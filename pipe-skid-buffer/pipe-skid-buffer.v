==> flow/design.v <==
module pipe_skid_buffer #(parameter DWIDTH = 8)
                         (input                   i_clock,
                          input                   i_reset,
                          input  [(DWIDTH - 1):0] i_data,
                          input                   i_data_valid,
                          output                  o_data_ready,
                          output [(DWIDTH - 1):0] o_data,
                          output                  o_data_valid,
                          input                   i_data_ready);
  localparam PIPE = 0;
  localparam SKID = 1;
  reg [(DWIDTH - 1):0] reg_temp_data;
  reg [(DWIDTH - 1):0] next_temp_data;
  reg                  reg_temp_data_valid;
  reg                  next_temp_data_valid;
  reg [(DWIDTH - 1):0] reg_data;
  reg [(DWIDTH - 1):0] next_data;
  reg                  reg_data_valid;
  reg                  next_data_valid;
  reg                  reg_data_ready;
  reg                  next_data_ready;
  reg                  reg_state;
  reg                  next_state;
  wire                 upstream_ready;
  always @(posedge i_clock, posedge i_reset)
    if (i_reset)
      begin
        reg_data            <= {DWIDTH{1'b0}} ;
        reg_data_valid      <= 1'b0           ;
        reg_temp_data       <= {DWIDTH{1'b0}} ;
        reg_temp_data_valid <= 1'b0           ;
        reg_data_ready      <= 1'b0           ;
        reg_state           <= 1'b0           ;
      end
    else
      begin
        reg_data            <= next_data            ;
        reg_data_valid      <= next_data_valid      ;
        reg_temp_data       <= next_temp_data       ;
        reg_temp_data_valid <= next_temp_data_valid ;
        reg_data_ready      <= next_data_ready      ;
        reg_state           <= next_state           ;
      end
  assign upstream_ready = i_data_ready | ~reg_data_valid;
  always @(*)
    next_state = (upstream_ready) ? PIPE : SKID;
  always @(*)
    case (reg_state)
      PIPE:
        begin
          next_data            = (upstream_ready)  ? i_data       : reg_data       ;
          next_data_valid      = (upstream_ready)  ? i_data_valid : reg_data_valid ;
          next_data_ready      = (upstream_ready)  ? 1'b1         : 1'b0           ;
          next_temp_data       = (~upstream_ready) ? i_data       : {DWIDTH{1'b0}} ;
          next_temp_data_valid = (~upstream_ready) ? i_data_valid : 1'b0           ;
        end
      SKID:
        begin
          next_data            = (upstream_ready)  ? reg_temp_data       : reg_data       ;
          next_data_valid      = (upstream_ready)  ? reg_temp_data_valid : reg_data_valid ;
          next_data_ready      = (upstream_ready)  ? 1'b1                : reg_data_ready ;
          next_temp_data       = reg_temp_data                                            ;
          next_temp_data_valid = reg_temp_data_valid                                      ;
        end
    endcase
  assign o_data_ready = reg_data_ready ;
  assign o_data_valid = reg_data_valid ;
  assign o_data       = reg_data       ;
endmodule
# From RTL to reports: pipe_skid_buffer
# What the tools print for pipe_skid_buffer, step after step.
# Line numbers count from 1 in the design file above.
# Not given: -
dict set report design {
  top_module {pipe_skid_buffer}
  clk_port {i_clock}
  lib {sky130hd}
  corner {tt_025C_1v80}
}

# After elaboration
# Source: Yosys, flattened and elaborated, memories not mapped. Widths are those after wreduce. Registers that Yosys merges into a memory's read port (data or address) are not register bits. Print and check cells do not count. Equal cells are merged and count once.
dict set report word_totals {
  regBits 20
}
dict set report op_classes {
  logic 3
  eq_ne 2
  muxes 14
  reduce_and_logical 1
}
# op n
set ops {}
lappend ops {{8-bit two-way mux} 4}
lappend ops {{8-bit case mux with 2-bit select} 1}
lappend ops {{1-bit two-way mux} 7}
lappend ops {{1-bit case mux with 2-bit select} 2}
lappend ops {{1-bit inverter} 2}
lappend ops {{2-bit by 1-bit != test with 1-bit output (second input constant)} 1}
lappend ops {{2-bit != test (second input constant)} 1}
lappend ops {{2-bit AND reduction} 1}
lappend ops {{1-bit bitwise OR} 1}

# Longest topological paths
# Depth = most cells in a row (Yosys ltp): at word level without a register or memory, in the mapped netlist without a sequential cell, where the memories' decode and read muxes count.
dict set report logic_depth {
  ltp_word 4
  abc_area 1
  depth_mapped 5
  ltp_nobuf 5
}

# Mapped cells and area
# Source: synth_stat.txt of the flow (Yosys; design flattened, memories mapped). It holds for the ABC_AREA given above (unset counts as 0); a run with the other value may have another netlist.
dict set report mapped {
  ff_cells 20
  yosys_area_um2 800.8
  mapped_cells 89
}
# cell n
set by_type {}
lappend by_type {sky130_fd_sc_hd__dfrtp_1 20}
lappend by_type {sky130_fd_sc_hd__nand2_1 51}
lappend by_type {sky130_fd_sc_hd__o21ai_0 8}
lappend by_type {sky130_fd_sc_hd__buf_6 2}
lappend by_type {sky130_fd_sc_hd__nand2_4 1}
lappend by_type {sky130_fd_sc_hd__o21ai_2 1}
lappend by_type {sky130_fd_sc_hd__inv_1 2}
lappend by_type {sky130_fd_sc_hd__inv_2 2}
lappend by_type {sky130_fd_sc_hd__nand2_2 1}
lappend by_type {sky130_fd_sc_hd__nand3_1 1}

# Path before layout
# OpenSTA on the mapped netlist: ideal clock, no wires. The path of least setup slack (recovery checks aside). Input and output delay are each 20% of the period. Register names are those of the netlist, which keeps one name where synthesis merged equal registers.
dict set report synth_timing {
  path_type {register -> register}
  start {reg reg_data_valid}
  end {reg reg_data[0]}
  t_required_ps 1414
  clock_period_ps 1530
  delay_ps 851
  t_arrival_ps 735
  driving_pins 5
  slack_ps 679
  setup_time_ps 116
  period_less_setup_slack_ps 851
}
# "delay_ps" is the arrival time less input delay plus setup time.
# "driving_pins" counts driving pins, that of a launching flip-flop among them; a cell with two outputs on the path counts twice.
# "period_less_setup_slack_ps" = period - worst setup slack (recovery checks aside). The figure is calculated, with input and output delays left at 20% of the set period.
# Between the ends stands the longest chain of elaborated cells between them, by number of cells; it is not shown to be the way that was timed. Of several equally long chains one is given.
# A line is the first line of the expression or statement that the cell stems from. Yosys adds cells for indexed reads and writes and turns some case tables into memories.
dict set report synth_via {
  path_cell_list {sky130_fd_sc_hd__dfrtp_1 -> sky130_fd_sc_hd__nand2_4 -> sky130_fd_sc_hd__buf_6 -> sky130_fd_sc_hd__nand2_1 -> sky130_fd_sc_hd__nand2_1}
  elab_chain_cells 4
  cells_between 8
  cone_lines 4
  classes_between {eq/ne: 2; mux: 3; logic: 2; reduce/logical: 1}
}
# element line_no
set synth_lines {}
lappend synth_lines {{from (decl)} 18} ;# reg                  reg_data_valid;
lappend synth_lines {{from (assign)} 29} ;# reg_data_valid      <= 1'b0           ;
lappend synth_lines {{from (assign)} 38} ;# reg_data_valid      <= next_data_valid      ;
lappend synth_lines {{1-bit inverter} 44} ;# assign upstream_ready = i_data_ready | ~reg_data_valid;
lappend synth_lines {{1-bit bitwise OR} 44}
lappend synth_lines {{8-bit two-way mux} 59} ;# next_data            = (upstream_ready)  ? reg_temp_data       : reg_data       ;
lappend synth_lines {{8-bit case mux with 2-bit select} 48} ;# case (reg_state)
lappend synth_lines {{to (assign)} 28} ;# reg_data            <= {DWIDTH{1'b0}} ;
lappend synth_lines {{to (assign)} 37} ;# reg_data            <= next_data            ;
lappend synth_lines {{to (decl)} 16} ;# reg [(DWIDTH - 1):0] reg_data;

# Path in the finished layout
# From the final timing report of run 2: the path of least setup slack in the routed layout; clock arrival at registers is part of the times.
# The path's times are printed in steps of 10 ps; the period is the one set.
dict set report layout_timing {
  path_type {register -> output}
  start {reg reg_data_ready}
  end {out o_data_ready}
  clock_period_ps 1230
  driving_pins 2
  t_arrival_ps 920
  slack_ps 70
  t_required_ps 980
}
dict set report layout_via {
  path_cell_list {sky130_fd_sc_hd__dfrtp_1 -> sky130_fd_sc_hd__dlygate4sd2_1}
  elab_chain_cells 0
  cells_between 0
  cone_lines 0
}
# element line_no
set layout_lines {}
lappend layout_lines {{from (decl)} 20} ;# reg                  reg_data_ready;
lappend layout_lines {{from (assign)} 32} ;# reg_data_ready      <= 1'b0           ;
lappend layout_lines {{from (assign)} 41} ;# reg_data_ready      <= next_data_ready      ;
lappend layout_lines {{to (decl)} 6} ;# output                  o_data_ready,

; Top module pipe_skid_buffer; platform sky130hd; tools Yosys and OpenROAD; 2 stored runs in no particular order. Input and output delays are each 20% of the period that was set; the output load is 0.01 pF.
; "achievedPeriod_ps" means the clock period less the worst setup slack. The figure is calculated, with input and output delays left at 20% of the set period.
; "timing.worst_path_ps" means the part of the period allowed to the worst setup path (the constraints hold back 20% at inputs and 20% at outputs) less its slack; where the path has registers, the arrival times of their clocks count too.
; "power_total_uw" is the tool's figure for a default switching activity; nothing was simulated.
; "timing.worst_path_ps" is given in steps of 10 ps.

[run 1: settings]
period_ns = 0.875
CORE_UTILIZATION = 46
SETUP_SLACK_MARGIN = 0.04
PLACE_DENSITY_LB_ADDON = 0.15
CORE_ASPECT_RATIO = 0.77
CORE_MARGIN = 10
CELL_PAD_IN_SITES_DETAIL_PLACEMENT = 2
ABC_AREA = 0
CAP_MARGIN = 10
MIN_ROUTING_LAYER = met1
SLEW_MARGIN = 20
[run 1: results]
outcome = stopped before the end: placement reported DPL-0033

[run 2: settings]
period_ns = 1.23
CORE_UTILIZATION = 20
PLACE_DENSITY = 0.61
CORE_ASPECT_RATIO = 0.59
CELL_PAD_IN_SITES_GLOBAL_PLACEMENT = 1
CELL_PAD_IN_SITES_DETAIL_PLACEMENT = 0
TNS_END_PERCENT = 100
ABC_AREA = 1
CTS_CLUSTER_SIZE = 69
CTS_CLUSTER_DIAMETER = 99
CAP_MARGIN = 0
MAX_ROUTING_LAYER = met5
CORE_MARGIN = 2
SLEW_MARGIN = 20
[run 2: results]
setup_ws_ps = 66
design.die.area_um2 = 4544.0
achievedPeriod_ps = 1164
finish.utilization_pct = 29.7
final_cell_area_um2 = 1126.1
timing.setup.tns_ps = 0
yosys.chip_area_um2 = 800.8
timing.worst_path_ps = 920
critical_path_type = register -> output
power_total_uw = 1492
