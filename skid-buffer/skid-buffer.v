==> flow/design.v <==
module skid_buffer #(parameter DWIDTH = 8)
                    (input                   i_clock,
                     input                   i_reset,
                     input  [(DWIDTH - 1):0] i_data,
                     input                   i_data_valid,
                     output                  o_data_ready,
                     output [(DWIDTH - 1):0] o_data,
                     output                  o_data_valid,
                     input                   i_data_ready);
  localparam BYPASS = 0;
  localparam SKID   = 1;
  reg [(DWIDTH - 1):0] reg_data;
  reg [(DWIDTH - 1):0] next_data;
  reg                  reg_data_ready;
  reg                  next_data_ready;
  reg                  reg_state;
  reg                  next_state;
  wire                 stall;
  wire                 hand_shake;
  assign hand_shake = ( i_data_valid  & reg_data_ready );
  assign stall      = ( !i_data_ready & hand_shake     );
  always @(posedge i_clock, posedge i_reset)
    if (i_reset)
      reg_state <= BYPASS;
    else
      reg_state <= next_state;
  always @(*)
    case (reg_state)
      BYPASS: next_state = ( stall        ) ? SKID   : reg_state ;
      SKID:   next_state = ( i_data_ready ) ? BYPASS : reg_state ;
    endcase
  always @(posedge i_clock, posedge i_reset)
    if (i_reset)
      begin
        reg_data       <= {DWIDTH{1'b0}};
        reg_data_ready <= 1'b0;
      end
    else
      begin
        reg_data       <= next_data;
        reg_data_ready <= next_data_ready;
      end
  always @(*)
    case (reg_state)
      BYPASS: begin
        next_data       = ( stall ) ? i_data : {DWIDTH{1'b0}} ;
        next_data_ready = ( stall ) ? 1'b0   : 1'b1           ;
      end
      SKID: begin
        next_data       = reg_data;
        next_data_ready = ( i_data_ready ) ? 1'b1 : reg_data_ready ;
      end
    endcase
  assign o_data_ready = reg_data_ready;
  assign o_data_valid = ( reg_state == BYPASS ) ? hand_shake : 1'b1     ;
  assign o_data       = ( reg_state == BYPASS ) ? i_data     : reg_data ;
endmodule
== From RTL to reports: skid_buffer ==
The steps from the RTL of skid_buffer to its reports follow in flow order.
Line numbers count from 1 in the design file above.
Operators: Yosys type, input widths -> output width; for muxes data width and select width s.
Not given: --
Design
  design top: skid_buffer
  clock input: i_clock
  library: sky130hd
  library corner: tt_025C_1v80

== After elaboration ==
Source: Yosys, flattened and elaborated, memories not mapped. Widths are those after wreduce. Registers that Yosys merges into a memory's read port (data or address) are not register bits. Print and check cells do not count. Equal cells are merged and count once.
Cells by class
  eq/ne operators: 1
  reductions and logical operators: 1
  multiplexer cells: 10
  bitwise logic cells: 3
Operators with widths (number)
  $mux 8: 3
  $mux 1: 5
  $pmux 1 s2: 2
  $and 1x1->1: 2
  $ne 2x2->1 const B: 1
  $not 1->1: 1
  $logic_not 1->1: 1
Word-level totals
  register bits after elaboration: 10
  bits of input ports: 12
  output and inout port bits: 10
  elaborated cells: 18

== Logic depth ==
Longest topological path by Yosys (ltp), each cell counted once; first at word level (registers and memories cut), then after technology mapping (sequential cells cut; the memories' decode and read muxes count).
Logic depth
  depth after elaboration: 4
  ABC_AREA: 0
  mapped depth: 3
  mapped depth without buffers: 2

== Mapped cells and area ==
The flow's flattened synthesis, as Yosys stat reports it; memories are mapped. The netlist is that of the ABC_AREA named above (0 if unset); the other value can give another one.
Cell types
  sky130_fd_sc_hd__dfrtp_1: number 10, area in all 250.24 µm²
  sky130_fd_sc_hd__a22o_1: number 8, area in all 70.067 µm²
  sky130_fd_sc_hd__mux2_2: number 5, area in all 56.304 µm²
  sky130_fd_sc_hd__buf_6: number 3, area in all 33.782 µm²
  sky130_fd_sc_hd__mux2_4: number 2, area in all 30.029 µm²
  sky130_fd_sc_hd__a21o_1: number 2, area in all 15.014 µm²
  sky130_fd_sc_hd__and4bb_1: number 1, area in all 12.512 µm²
  sky130_fd_sc_hd__mux2_1: number 1, area in all 11.261 µm²
  sky130_fd_sc_hd__and2b_1: number 1, area in all 7.507 µm²
  sky130_fd_sc_hd__nand3b_1: number 1, area in all 7.507 µm²
  sky130_fd_sc_hd__nand2b_1: number 1, area in all 6.256 µm²
  sky130_fd_sc_hd__inv_1: number 1, area in all 3.754 µm²
Synthesis totals
  mapped flip-flops: 10
  buffers: 3
  mapped area: 504.2 µm²
  sequential part of the area: 250.2 µm²
  mapped cells: 36

== Path before layout ==
OpenSTA on the mapped netlist: ideal clock, no wires. The path of least setup slack (recovery checks aside). Input and output delay are each 20% of the period. Register names are those of the netlist, which keeps one name where synthesis merged equal registers.
Timing after synthesis
  path kind: flip-flop to output port
  start: register reg_state
  end: output o_data[2]
  stages: 4
  output delay: 0.286 ns
  path slack: 0.215 ns
  required time: 1.144 ns
  time at the first pin: 0.000 ns
  arrival: 0.929 ns
  clock period: 1.43 ns
  buffers on the path: 2
  path delay: 0.929 ns
  period reached after synthesis: 1.215 ns
"path delay" = arrival - input delay + setup time.
A path that ends at an output port has no setup time.
"stages" counts driving pins, that of a launching flip-flop among them; a cell with two outputs on the path counts twice.
"period reached after synthesis" = period - worst setup slack (recovery checks aside). The figure is calculated, with input and output delays left at 20% of the set period.
Between the ends stands the longest chain of elaborated cells between them, by number of cells; it is not shown to be the way that was timed. Of several equally long chains one is given.
A line is the first line of the expression or statement that the cell stems from. Yosys adds cells for indexed reads and writes and turns some case tables into memories.
Between the ends, after synthesis
  cell sequence: sky130_fd_sc_hd__dfrtp_1 > sky130_fd_sc_hd__buf_6 > sky130_fd_sc_hd__buf_6 > sky130_fd_sc_hd__mux2_4
  length of the longest elaborated chain: 1
  elaborated cells on any way between the ends: 1
  RTL lines with such cells: 1
  classes of those cells: mux: 1
Ends and longest elaborated chain, after synthesis
  from (decl): RTL line 16  | reg                  reg_state;
  from (assign): RTL line 24  | reg_state <= BYPASS;
  from (assign): RTL line 26  | reg_state <= next_state;
  $mux 8: RTL line 56  | assign o_data       = ( reg_state == BYPASS ) ? i_data     : reg_data ;
  to (decl): RTL line 7  | output [(DWIDTH - 1):0] o_data,

Wiki page: skid_buffer / flow data

Top module skid_buffer; platform sky130hd; tools Yosys and OpenROAD; 2 stored runs in no particular order. Input and output delays are each 20% of the period that was set; the output load is 0.01 pF.

settings of entry A
{
  "period_ns": 1.16,
  "CORE_UTILIZATION": 72,
  "CAP_MARGIN": 20,
  "CORE_MARGIN": 2,
  "SLEW_MARGIN": 20
}
report of entry A: did not finish, floorplan, PDN-0185

settings of entry B
{
  "period_ns": 2.03,
  "CORE_UTILIZATION": 46,
  "PLACE_DENSITY": 0.7,
  "CORE_ASPECT_RATIO": 0.61,
  "CORE_MARGIN": 7,
  "CTS_CLUSTER_SIZE": 85,
  "CTS_CLUSTER_DIAMETER": 220,
  "CAP_MARGIN": 15,
  "SLEW_MARGIN": 20,
  "MIN_ROUTING_LAYER": "met1"
}
report of entry B: did not finish, floorplan, PDN-0185
